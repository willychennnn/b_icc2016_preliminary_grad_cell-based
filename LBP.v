==> flow/design.v <==
`timescale 1ns/10ps
module LBP ( clk, reset, gray_addr, gray_req, gray_ready, gray_data, lbp_addr, lbp_valid, lbp_data, finish);
input   	clk;
input   	reset;
output reg [13:0] gray_addr;
output         	gray_req;
input   	gray_ready;
input   [7:0] 	gray_data;
output   [13:0] 	lbp_addr;
output  	lbp_valid;
output  [7:0] 	lbp_data;
output  	finish;
parameter IDLE=3'd0,
          READ_C=3'd1,
          OPERATION=3'd2,
          WRITE=3'd3,
          DONE=3'd4;
reg [2:0] state,n_state;
reg [2:0] counter,next_counter;
reg [6:0] row,col;
reg [6:0] next_row,next_col;
reg [7:0] center;
reg [7:0] psum,next_psum;
reg [7:0] bias;
wire store;
wire op;
wire [8:0] s;
wire [7:0] tmp;
assign store=(state==READ_C)?1'b1:1'b0;
assign op=(state==OPERATION)?1'b1:1'b0;
assign gray_req=(state==READ_C||state==OPERATION)?1'b1:1'b0;
assign lbp_valid=(state==WRITE)?1'b1:1'b0;
assign lbp_addr={row,7'd0}+col;  
assign lbp_data=(state==WRITE)?psum:8'd0;
assign finish=(state==DONE)?1'b1:1'b0;
assign s=gray_data-center;
assign tmp=(s[8])?8'd0:(1<<counter);
always@(posedge clk or posedge reset)begin
    if(reset)begin
        state<=IDLE;
    end
    else begin
        state<=n_state;
    end
end
always@(*)begin
    case(state)
        IDLE:begin
            if(gray_ready)begin
                n_state=READ_C;
            end
            else begin
                n_state=IDLE;
            end
        end
        READ_C:begin
            n_state=OPERATION;
        end
        OPERATION:begin
            if(counter==3'd7)begin
                n_state=WRITE;
            end
            else begin
                n_state<=OPERATION;
            end
        end
        WRITE:begin
            if(row==7'd126 && col==7'd126)begin
                n_state=DONE;
            end
            else begin
                n_state=READ_C;
            end
        end
        DONE:begin
            n_state=DONE;
        end
        default:begin
            n_state=IDLE;
        end
    endcase
end
always@(posedge clk or posedge reset)begin
    if(reset)begin
        row<=7'd1;
        col<=7'd1;
    end
    else if(lbp_valid)begin
        row<=next_row;
        col<=next_col;
    end
    else begin
    end
end
always@(*)begin
    if(lbp_valid)begin
        if(row==7'd126 && col==7'd126)begin
            next_row=row;
            next_col=col;
        end
        else if(col==7'd126)begin
            next_col=7'd1;
            next_row=row+7'd1;
        end
        else begin
            next_row=row;
            next_col=col+7'd1;
        end
    end
    else begin
        next_row=row;
        next_col=col;
    end
end
always@(posedge clk or posedge reset)begin
    if(reset)begin
        center<=8'd0;
    end
    else if(store)begin
        center<=gray_data;
    end
    else begin
    end
end
always@(posedge clk or posedge reset)begin
    if(reset)begin
        counter<=3'd0;
    end
    else if(op)begin
        counter<=next_counter;
    end
    else begin
        counter<=3'd0;
    end
end
always@(*)begin
    if(op)begin
        if(counter==3'd7)begin
            next_counter=3'd0;
        end
        else begin
            next_counter=counter+3'd1;
        end
    end
    else begin
        next_counter=counter;
    end
end
always@(*)begin
    if(state==OPERATION)begin
        if(counter<3'd4)begin
            gray_addr=lbp_addr-bias;
        end
        else begin
            gray_addr=lbp_addr+bias;
        end        
    end
    else begin
        gray_addr=lbp_addr;
    end
end
always@(*)begin
    case(counter)
        3'd0:bias=8'd129;
        3'd1:bias=8'd128;
        3'd2:bias=8'd127;
        3'd3:bias=8'd1;
        3'd4:bias=8'd1;
        3'd5:bias=8'd127;
        3'd6:bias=8'd128;
        3'd7:bias=8'd129;
        default:bias=8'd0;
    endcase
end
always@(posedge clk or posedge reset)begin
    if(reset)begin
        psum<=8'd0;
    end
    else if(op)begin
        psum<=next_psum;
    end
    else begin
        psum<=8'd0;
    end
end
always@(*)begin
    if(op)begin
        next_psum=psum+tmp;
    end
    else begin
        next_psum=psum;
    end
end
endmodule
## Tool chain data of LBP

Tool output for the design above, in the order of the flow.
Lines are those of the file above, counted from 1.
Operators: Yosys type, input widths -> output width; for muxes data width and select width s.
Library cell names are shortened.
The mark - stands for no value.

| design | value |
|---|---|
| top module | LBP |
| clock port | clk |
| standard-cell library | sky130hd |
| timing corner | tt_025C_1v80 |

## Word-level counts

Counts by Yosys on the flattened word-level netlist (proc, flatten, opt, wreduce; memories kept). Register bits leave out memories and registers merged into their read ports (data or address); mux counts leave out enables and synchronous resets folded into registers. Print and check cells are left out. Cells with the same type and inputs are merged into one.
Memory sizes are those after Yosys's memory passes, which may raise the word count (mostly to a power of two), join words into wider ones and drop unused or constant bits.

| cells by class | value |
|---|---|
| $add $sub $neg | 8 |
| multipliers | 0 |
| div/mod/pow operators | 0 |
| magnitude comparators | 1 |
| equality and inequality tests | 7 |
| shifts and indexed selects | 1 |
| mux-type cells | 17 |
| bitwise gates (word level) | 1 |
| reduce/logical cells | 5 |

Operators with widths:

| operator | count |
|---|---|
| $mux 14 | 2 |
| $mux 8 | 3 |
| $pmux 3 s5 | 1 |
| $add 14x7->14 | 1 |
| $add 14x8->14 | 1 |
| $sub 14x8->14 | 1 |
| $add 7x1->7 const B | 2 |
| $eq 7x7->1 const B | 2 |
| $sub 8x8->9 | 1 |
| $mux 3 | 3 |
| $shl 1x3->8 const A | 1 |
| $add 8x8->8 | 1 |
| $mux 7 | 1 |
| $mux 1 | 7 |
| $eq 3x2->1 const B | 2 |
| $eq 3x3->1 const B | 2 |
| $add 3x1->3 const B | 1 |
| $eq 3x1->1 const B | 1 |
| $lt 3x3->1 const B | 1 |
| $logic_not 3->1 | 1 |
| $reduce_and 3->1 | 1 |
| $reduce_and 2->1 | 1 |
| $logic_and 1x1->1 | 1 |
| $logic_or 1x1->1 | 1 |
| $not 1->1 | 1 |

| storage and ports | value |
|---|---|
| register bits after elaboration | 36 |
| bits in latches | 0 |
| memory bits (writable) | 0 |
| memory bits (read-only) | 64 |
| clocked read ports x word width | 0 |
| memory cells | 1 |
| output and inout port bits | 39 |
| word-level cells | 47 |

Memories:

| name | words | width | read ports | write ports | RTL line | source |
|---|---|---|---|---|---|---|
| (no name shown) | 8 | 8 | 1 | 0 | 163 | `case(counter)` |

## Depth

Depth = most cells in a row (Yosys ltp): at word level without a register or memory, in the mapped netlist without a sequential cell, where the memories' decode and read muxes count.

| depth | value |
|---|---|
| word-level depth | 4 |
| ABC_AREA | 1 |
| mapped depth | 21 |

## Mapped cells and area

The flow's flattened synthesis, as Yosys stat reports it; memories are mapped. The netlist is that of the ABC_AREA named above (0 if unset); the other value can give another one.
The area totals of this step are shown rounded.

Cells by type:

| cell type | count |
|---|---|
| dfrtp_1 | 35 |
| ha_1 | 37 |
| nand2_1 | 108 |
| inv_1 | 66 |
| o21ai_0 | 33 |
| nand3_1 | 31 |
| nor2_1 | 39 |
| a21oi_1 | 25 |
| dfstp_2 | 3 |
| xor2_1 | 9 |
| nor2_4 | 4 |
| fa_1 | 2 |
| nor3_1 | 8 |
| xnor2_1 | 4 |
| clkbuf_1 | 7 |
| a31oi_1 | 4 |
| o22ai_1 | 4 |
| nand4_1 | 3 |

Other cell types: 10; their cells: 12.

| mapped netlist | value |
|---|---|
| mapped cells | 434 |
| synthesis area | 3090 µm² |
| sequential area | 955 µm² |
| flip-flops | 38 |

## Timing after synthesis

OpenSTA on the mapped netlist: ideal clock, no wires. The path of least setup slack (recovery checks aside). Input and output delay are each 20% of the period. Register names are those of the netlist, which keeps one name where synthesis merged equal registers.

| timing post-synthesis | value |
|---|---|
| kind | reg-to-output |
| start point | register counter[1] |
| end point | output gray_addr[11] |
| period | 3.79 ns |
| output delay | 0.758 ns |
| arrival time | 2.373 ns |
| required time | 3.032 ns |
| setup slack | 0.659 ns |
| path delay | 2.373 ns |
| driving pins on the path | 13 |
| buffers on the path | 0 |
| period reached after synthesis | 3.131 ns |

"path delay" = arrival - input delay + setup time.
At an output port there is no setup time.
"driving pins on the path": output pins that drive a net of the path, with the launching flip-flop's if there is one; two outputs of one cell count as two.
"period reached after synthesis" is the clock period less the worst setup slack; recovery checks do not enter. This is arithmetic on one report: input and output delays are still those of the set period (20% each).
The rows between start and end are the longest chain of elaborated cells between them; the timing report does not say that the signal goes this way. Where chains are equally long, one stands for them.
A line is the first line of the expression or statement that the cell stems from. Yosys adds cells for indexed reads and writes and turns some case tables into memories.
A memory read counts as a cell of the chain, while the word-level depth stops at memories.
A register here has more assigning lines than the two given.

| on the way, post-synthesis | value |
|---|---|
| cells stage by stage | dfrtp_1 -> inv_1 -> ha_1 -> inv_1 -> nor2_1 -> a21oi_1 -> ha_1 -> a21oi_1 -> o21ai_0 -> nand2_1 -> nand3_1 -> xor2_1 -> o21ai_0 |
| cells in the longest elaborated chain | 4 |
| elaborated cells between the ends (all ways) | 6 |
| RTL lines with such cells | 5 |

RTL lines, path post-synthesis:

| item | RTL line | source |
|---|---|---|
| start: declaration | 19 | `reg [2:0] counter,next_counter;` |
| start: assignment | 127 | `counter<=3'd0;` |
| start: assignment | 130 | `counter<=next_counter;` |
| $mem_v2 8x8 | 163 | `case(counter)` |
| $add 14x8->14 | 155 | `gray_addr=lbp_addr+bias;` |
| $mux 14 | 151 | `if(counter<3'd4)begin` |
| $mux 14 | 150 | `if(state==OPERATION)begin` |
| end: declaration | 5 | `output reg [13:0] gray_addr;` |

## Worst path after layout

Path of least setup slack in the final report of flow run B (OpenROAD, finished layout, wires in). Where an end is a register, its clock arrival counts in the times.

| timing post-layout | value |
|---|---|
| kind | reg-to-output |
| start point | register counter[1] |
| end point | output gray_addr[9] |
| period | 5.47 ns |
| output delay | 1.09 ns |
| arrival time | 3.66 ns |
| required time | 4.38 ns |
| setup slack | 0.71 ns |
| driving pins on the path | 17 |
| buffers on the path | 1 |

The rows between start and end are the longest chain of elaborated cells between them; the timing report does not say that the signal goes this way. Where chains are equally long, one stands for them.
A memory read counts as a cell of the chain, while the word-level depth stops at memories.
A register here has more assigning lines than the two given.

| on the way, post-layout | value |
|---|---|
| cells stage by stage | dfrtp_1 -> inv_1 -> ha_1 -> inv_1 -> nor2_1 -> a21oi_1 -> ha_1 -> a21oi_1 -> nand2_1 -> nand2_1 -> nand2_1 -> a21oi_1 -> inv_1 -> nand2_1 -> nand3_1 -> o21ai_0 -> clkdlybuf4s50_1 |
| cells in the longest elaborated chain | 4 |
| elaborated cells between the ends (all ways) | 6 |
| RTL lines with such cells | 5 |

RTL lines, path post-layout:

| item | RTL line | source |
|---|---|---|
| start: declaration | 19 | `reg [2:0] counter,next_counter;` |
| start: assignment | 127 | `counter<=3'd0;` |
| start: assignment | 130 | `counter<=next_counter;` |
| $mem_v2 8x8 | 163 | `case(counter)` |
| $add 14x8->14 | 155 | `gray_addr=lbp_addr+bias;` |
| $mux 14 | 151 | `if(counter<3'd4)begin` |
| $mux 14 | 150 | `if(state==OPERATION)begin` |
| end: declaration | 5 | `output reg [13:0] gray_addr;` |

Appendix: measured runs

Measured results for LBP: 2 stored runs of the Yosys and OpenROAD flow on sky130hd. The settings differ; the order carries no meaning. The constraints put input and output delay at 20% of the set period each and load the outputs with 0.01 pF.
"clock period achieved": clock period set for the run, less the worst setup slack. It is reckoned from that one timing run; input and output delays stay at 20% of the period that was set.
By "time of the worst setup path" is meant the share of the clock period that the worst setup path is allowed (20% is reserved at inputs, 20% at outputs), minus its slack. Clock arrival times at its registers enter into it.
Values from the reports are rounded here.
A setting shown as - is not set for that run.
Results: - = not shown.

| run | period_ns | CORE_UTILIZATION | PLACE_DENSITY_LB_ADDON | TNS_END_PERCENT | ABC_AREA | GPL_ROUTABILITY_DRIVEN | SLEW_MARGIN | MAX_ROUTING_LAYER | CAP_MARGIN | CORE_MARGIN | PLACE_DENSITY | CORE_ASPECT_RATIO | MIN_ROUTING_LAYER | die area (µm²) | utilization after layout (%) | clock period achieved (ns) | time of the worst setup path (ns) | kind of the worst setup path | worst hold slack in the final report (ns) | sum of negative setup slack (ns) | synthesized cell area (µm²) | lowest setup slack (ns) |
|---|---|---|---|---|---|---|---|---|---|---|---|---|---|---|---|---|---|---|---|---|---|---|
| flow run A | 3.78 | 67 | 0.07 | 25 | 0 | 0 | 40 | met4 | 20 | 2 | - | - | - | - | - | - | - | - | - | - | - | - |
| flow run B | 5.47 | 21 | - | - | 1 | - | 20 | - | 20 | 2 | 0.55 | 1.55 | met1 | 15700 | 27.4 | 4.755 | 3.66 | reg-to-output | 0.437 | 0.000 | 3090 | 0.715 |

Flow run A: did not finish, clock tree synthesis stopped with DPL-0033
